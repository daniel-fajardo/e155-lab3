==> flow/design.v <==
module keypadinput(
    input logic clk,
    input logic reset,
    input logic [3:0] row,
    output logic [3:0] col,
    output logic [3:0] hex,
    output logic hexen, colen
);
    logic [3:0] state, nextstate;
    always_ff @(posedge clk)
	    if (!reset) begin state <= 4'b0000;
            end
	    else state <= nextstate;
    always_comb
        case (state)
            0: if (~(row[0]|row[1]|row[2]|row[3])) nextstate <= 1;
                else nextstate <= 4;
            1: if (~(row[0]|row[1]|row[2]|row[3])) nextstate <= 2;
                else nextstate <= 5;
            2: if (~(row[0]|row[1]|row[2]|row[3])) nextstate <= 3;
                else nextstate <= 6;
            3: if (~(row[0]|row[1]|row[2]|row[3])) nextstate <= 0;
                else nextstate <= 7;
            4: if (row[0]) nextstate <= 8;
                else if (row[1]) nextstate <= 9;
                else if (row[2]) nextstate <= 10;
                else if (row[3]) nextstate <= 11;
                else nextstate <= 0;
            5: if (row[0]) nextstate <= 8;
                else if (row[1]) nextstate <= 9;
                else if (row[2]) nextstate <= 10;
                else if (row[3]) nextstate <= 11;
                else nextstate <= 0;
            6: if (row[0]) nextstate <= 8;
                else if (row[1]) nextstate <= 9;
                else if (row[2]) nextstate <= 10;
                else if (row[3]) nextstate <= 11;
                else nextstate <= 0;
            7: if (row[0]) nextstate <= 8;
                else if (row[1]) nextstate <= 9;
                else if (row[2]) nextstate <= 10;
                else if (row[3]) nextstate <= 11;
                else nextstate <= 0;
            8: if (row[0]) nextstate <= 8;
                else nextstate <= 0;
            9: if (row[1]) nextstate <= 9;
                else nextstate <= 0;
            10: if (row[2]) nextstate <= 10;
                else nextstate <= 0;
            11: if (row[3]) nextstate <= 11;
                else nextstate <= 0;
            default: nextstate <= 0;
        endcase
    always_comb
        case (state)
            0: begin col <= 4'b0001; 
                hex <= 4'b0000; end  
            1: begin col <= 4'b0010;
                hex <= 4'b0000; end  
            2: begin col <= 4'b0100; 
                hex <= 4'b0000; end  
            3: begin col <= 4'b1000;
                hex <= 4'b0000; end  
            4: if (row[0]) begin hex <= 4'b1010;  
                    col <= 4'b0001; end
                else if (row[1]) begin hex <= 4'b0111;  
                    col <= 4'b0001; end
                else if (row[2]) begin hex <= 4'b0100;  
                    col <= 4'b0001; end
                else if (row[3]) begin hex <= 4'b0001;  
                    col <= 4'b0001; end
                else begin hex <= 4'b0000;
                    col <= 4'b0001; end
            5: if (row[0]) begin hex <= 4'b0000;  
                    col <= 4'b0010; end
                else if (row[1]) begin hex <= 4'b1000;  
                    col <= 4'b0010; end
                else if (row[2]) begin hex <= 4'b0101;  
                    col <= 4'b0010; end
                else if (row[3]) begin hex <= 4'b0010;  
                    col <= 4'b0010; end
                else begin hex <= 4'b0000;
                    col <= 4'b0010; end
            6: if (row[0]) begin hex <= 4'b1011;  
                    col <= 4'b0100; end
                else if (row[1]) begin hex <= 4'b1001;  
                    col <= 4'b0100; end
                else if (row[2]) begin hex <= 4'b0110;  
                    col <= 4'b0100; end
                else if (row[3]) begin hex <= 4'b0011;  
                    col <= 4'b0100; end
                else begin hex <= 4'b0000;
                    col <= 4'b0100; end
            7: if (row[0]) begin hex <= 4'b1111;  
                    col <= 4'b1000; end
                else if (row[1]) begin hex <= 4'b1110;  
                    col <= 4'b1000; end
                else if (row[2]) begin hex <= 4'b1101;  
                    col <= 4'b1000; end
                else if (row[3]) begin hex <= 4'b1100;  
                    col <= 4'b1000; end
                else begin hex <= 4'b0000;
                    col <= 4'b1000; end
            8: begin hex <= 4'b0000;  
                col <= 4'b1111; end
            9: begin hex <= 4'b0000;  
                col <= 4'b1111; end
            10: begin hex <= 4'b0000;  
                col <= 4'b1111; end
            11: begin hex <= 4'b0000;  
                col <= 4'b1111; end
            default: begin hex <= 4'b0000;
                col <= 4'b0001; end
        endcase
    always_comb
        case(state)
            0: hexen <= 0;
            1: hexen <= 0;
            2: hexen <= 0;
            3: hexen <= 0;
            4: hexen <= 1;
            5: hexen <= 1;
            6: hexen <= 1;
            7: hexen <= 1;
            8: hexen <= 0;
            9: hexen <= 0;
            10: hexen <= 0;
            11: hexen <= 0;
            default: hexen <= 0;
        endcase
endmodule
## Step by step through the tools: keypadinput

Tool output for the design above, in the order of the flow.
Lines are those of the file above, counted from 1.
Operators carry their Yosys type and port widths (W data, S select, Z words).
Cell names lack the library's common part.
Not given: n/a

| set-up | value |
|---|---|
| design top | keypadinput |
| clock input | clk |
| standard-cell library | sky130hd |
| timing corner | tt_025C_1v80 |

## Elaborated design

Counts by Yosys on the flattened word-level netlist (proc, flatten, opt, wreduce; memories kept). Print and check cells are left out. Cells with the same type and inputs are merged into one.
Yosys's memory passes give these memory sizes; they may raise the number of words (mostly to a power of two), join words into wider ones and drop unused or constant bits.

| storage and ports | value |
|---|---|
| elaborated cells | 53 |
| register bits after elaboration | 4 |
| output and inout port bits | 10 |
| bits in writable memories | 0 |
| clocked read ports x word width | 1 |
| memory bits (read-only) | 16 |
| memories | 1 |
| bits in latches | 0 |
| input bits | 6 |

| operators by class | value |
|---|---|
| multiply operators | 0 |
| reduce/logical cells | 6 |
| divide/modulo/power cells | 0 |
| $add $sub $neg | 0 |
| eq/ne operators | 11 |
| bitwise logic cells | 3 |
| shifts and indexed selects | 0 |
| multiplexer cells | 31 |
| order comparisons | 0 |

Memories:

| memory | words | bits a word | rd ports | write ports | line | text |
|---|---|---|---|---|---|---|
| (name not given) | 16 | 1 | 1 | 0 | 116 | `case(state)` |

Operators with widths:

| operator | count |
|---|---|
| $mux W4 | 17 |
| $pmux W4 S9 | 1 |
| $pmux W4 S4 | 2 |
| $mux W3 | 8 |
| $eq A4 B3 Y1 const B | 4 |
| $eq A4 B4 Y1 const B | 4 |
| $eq A4 B2 Y1 const B | 2 |
| $reduce_or A4 Y1 | 2 |
| $reduce_or A2 Y1 | 3 |
| $eq A4 B1 Y1 const B | 1 |
| $logic_not A4 Y1 | 1 |
| $mux W2 | 2 |
| $or A1 B1 Y1 | 3 |
| $mux W1 | 1 |

## Depth

Longest topological path by Yosys (ltp), each cell counted once; first at word level (registers and memories cut), then after technology mapping (sequential cells cut; the memories' decode and read muxes count).

| logic depth | value |
|---|---|
| depth after elaboration | 6 |
| ABC_AREA | 0 |
| depth in mapped cells | 6 |
| mapped depth without buffers | 4 |

## Synthesis result

Source: synth_stat.txt of the flow (Yosys; design flattened, memories mapped). It holds for the ABC_AREA given above (unset counts as 0); a run with the other value may have another netlist.
Totals and module areas in this step are rounded.

| mapped netlist | value |
|---|---|
| synthesis area | 523.0 um2 |
| sequential area | 100.1 um2 |
| flip-flops | 5 |
| cell count | 76 |
| buffer cells | 8 |

Cells by type:

| type | count | area in all (um2) |
|---|---|---|
| dfxtp_1 | 5 | 100.096 |
| nand2_1 | 9 | 33.782 |
| nand2b_1 | 5 | 31.28 |
| nor2_1 | 8 | 30.029 |
| o21ai_1 | 5 | 25.024 |
| o21a_1 | 3 | 22.522 |
| nor4_4 | 1 | 21.27 |
| a21oi_1 | 4 | 20.019 |
| buf_2 | 4 | 20.019 |
| nor4b_1 | 2 | 17.517 |
| o311ai_2 | 1 | 16.266 |
| a211oi_1 | 2 | 15.014 |
| nand3b_1 | 2 | 15.014 |
| nor3_1 | 3 | 15.014 |
| inv_1 | 3 | 11.261 |
| mux2_2 | 1 | 11.261 |
| or4_4 | 1 | 11.261 |
| mux2i_1 | 1 | 10.01 |

Other cell types: 13; their cells: 16.

## Worst setup path after synthesis

Source: OpenSTA report_checks on the synthesized netlist (no wires, ideal clock, input and output delay 20% of the period each), path of least setup slack; recovery checks are left aside. Register names are those of the netlist, which keeps one name where synthesis merged equal registers.

| timing path post-synthesis | value |
|---|---|
| kind | input to output |
| from | input port row[1] |
| to | output port hex[3] |
| output delay | 0.378 ns |
| external input delay | 0.378 ns |
| time at the first pin | 0.378 ns |
| driving pins on the path | 5 |
| path delay | 0.818 ns |
| clock period | 1.89 ns |
| required time | 1.512 ns |
| arrival time | 1.196 ns |
| path slack | 0.316 ns |
| path buffers | 1 |
| synthesis period reached | 1.574 ns |

"path delay" = arrival - input delay + setup time.
At an output port there is no setup time.
"driving pins on the path": output pins that drive a net of the path, with the launching flip-flop's if there is one; two outputs of one cell count as two.
"synthesis period reached" is the clock period less the worst setup slack; recovery checks do not enter. This is arithmetic on one report: input and output delays are still those of the set period (20% each).
Between the ends stands the longest chain of elaborated cells between them, by number of cells; it is not shown to be the way that was timed. Of several equally long chains one is given.
A line is the first line of the expression or statement that the cell stems from. Yosys adds cells for indexed reads and writes and turns some case tables into memories.

| on the way, post-synthesis | value |
|---|---|
| path through | buf_2 > nor4_4 > a21oi_1 > a21oi_1 > nor2_1 |
| cells in the longest elaborated chain | 3 |
| elaborated cells between the ends (all ways) | 7 |
| source lines of those cells | 7 |
| classes of those cells | 7 x mux |

Ends and longest elaborated chain, post-synthesis:

| element | line | text |
|---|---|---|
| start, declared | 4 | `input logic [3:0] row,` |
| $mux W4 | 96 | `else if (row[1]) begin hex <= 4'b1110;` |
| $mux W4 | 94 | `7: if (row[0]) begin hex <= 4'b1111;` |
| $pmux W4 S4 | 55 | `case (state)` |
| end, declared | 6 | `output logic [3:0] hex,` |

## Implementation results

2 stored runs of keypadinput in the flow (synthesis by Yosys, layout by OpenROAD, sky130hd cells), in arbitrary order. Constraints: input delay and output delay 20% of the set period each, output load 0.01 pF.

#### Stored run 1

| setting | value |
|---|---|
| period_ns | `1.32` |
| CORE_UTILIZATION | `43` |
| SETUP_SLACK_MARGIN | `0.05` |
| PLACE_DENSITY_LB_ADDON | `0.01` |
| CORE_MARGIN | `10` |
| CELL_PAD_IN_SITES_DETAIL_PLACEMENT | `0` |
| GPL_TIMING_DRIVEN | `1` |
| SLEW_MARGIN | `35` |
| MAX_ROUTING_LAYER | `met4` |
| CAP_MARGIN | `20` |

Not finished: routing ended with error DPL-0033.

#### Stored run 2

| setting | value |
|---|---|
| period_ns | `1.16` |
| CORE_UTILIZATION | `65` |
| PLACE_DENSITY_LB_ADDON | `0.17` |
| TNS_END_PERCENT | `65` |
| ABC_AREA | `0` |
| GPL_ROUTABILITY_DRIVEN | `0` |
| CTS_CLUSTER_SIZE | `16` |
| CTS_CLUSTER_DIAMETER | `231` |
| SLEW_MARGIN | `15` |
| MIN_ROUTING_LAYER | `met1` |
| CAP_MARGIN | `20` |
| CORE_MARGIN | `2` |

Not finished: floorplanning ended with error PDN-0185.
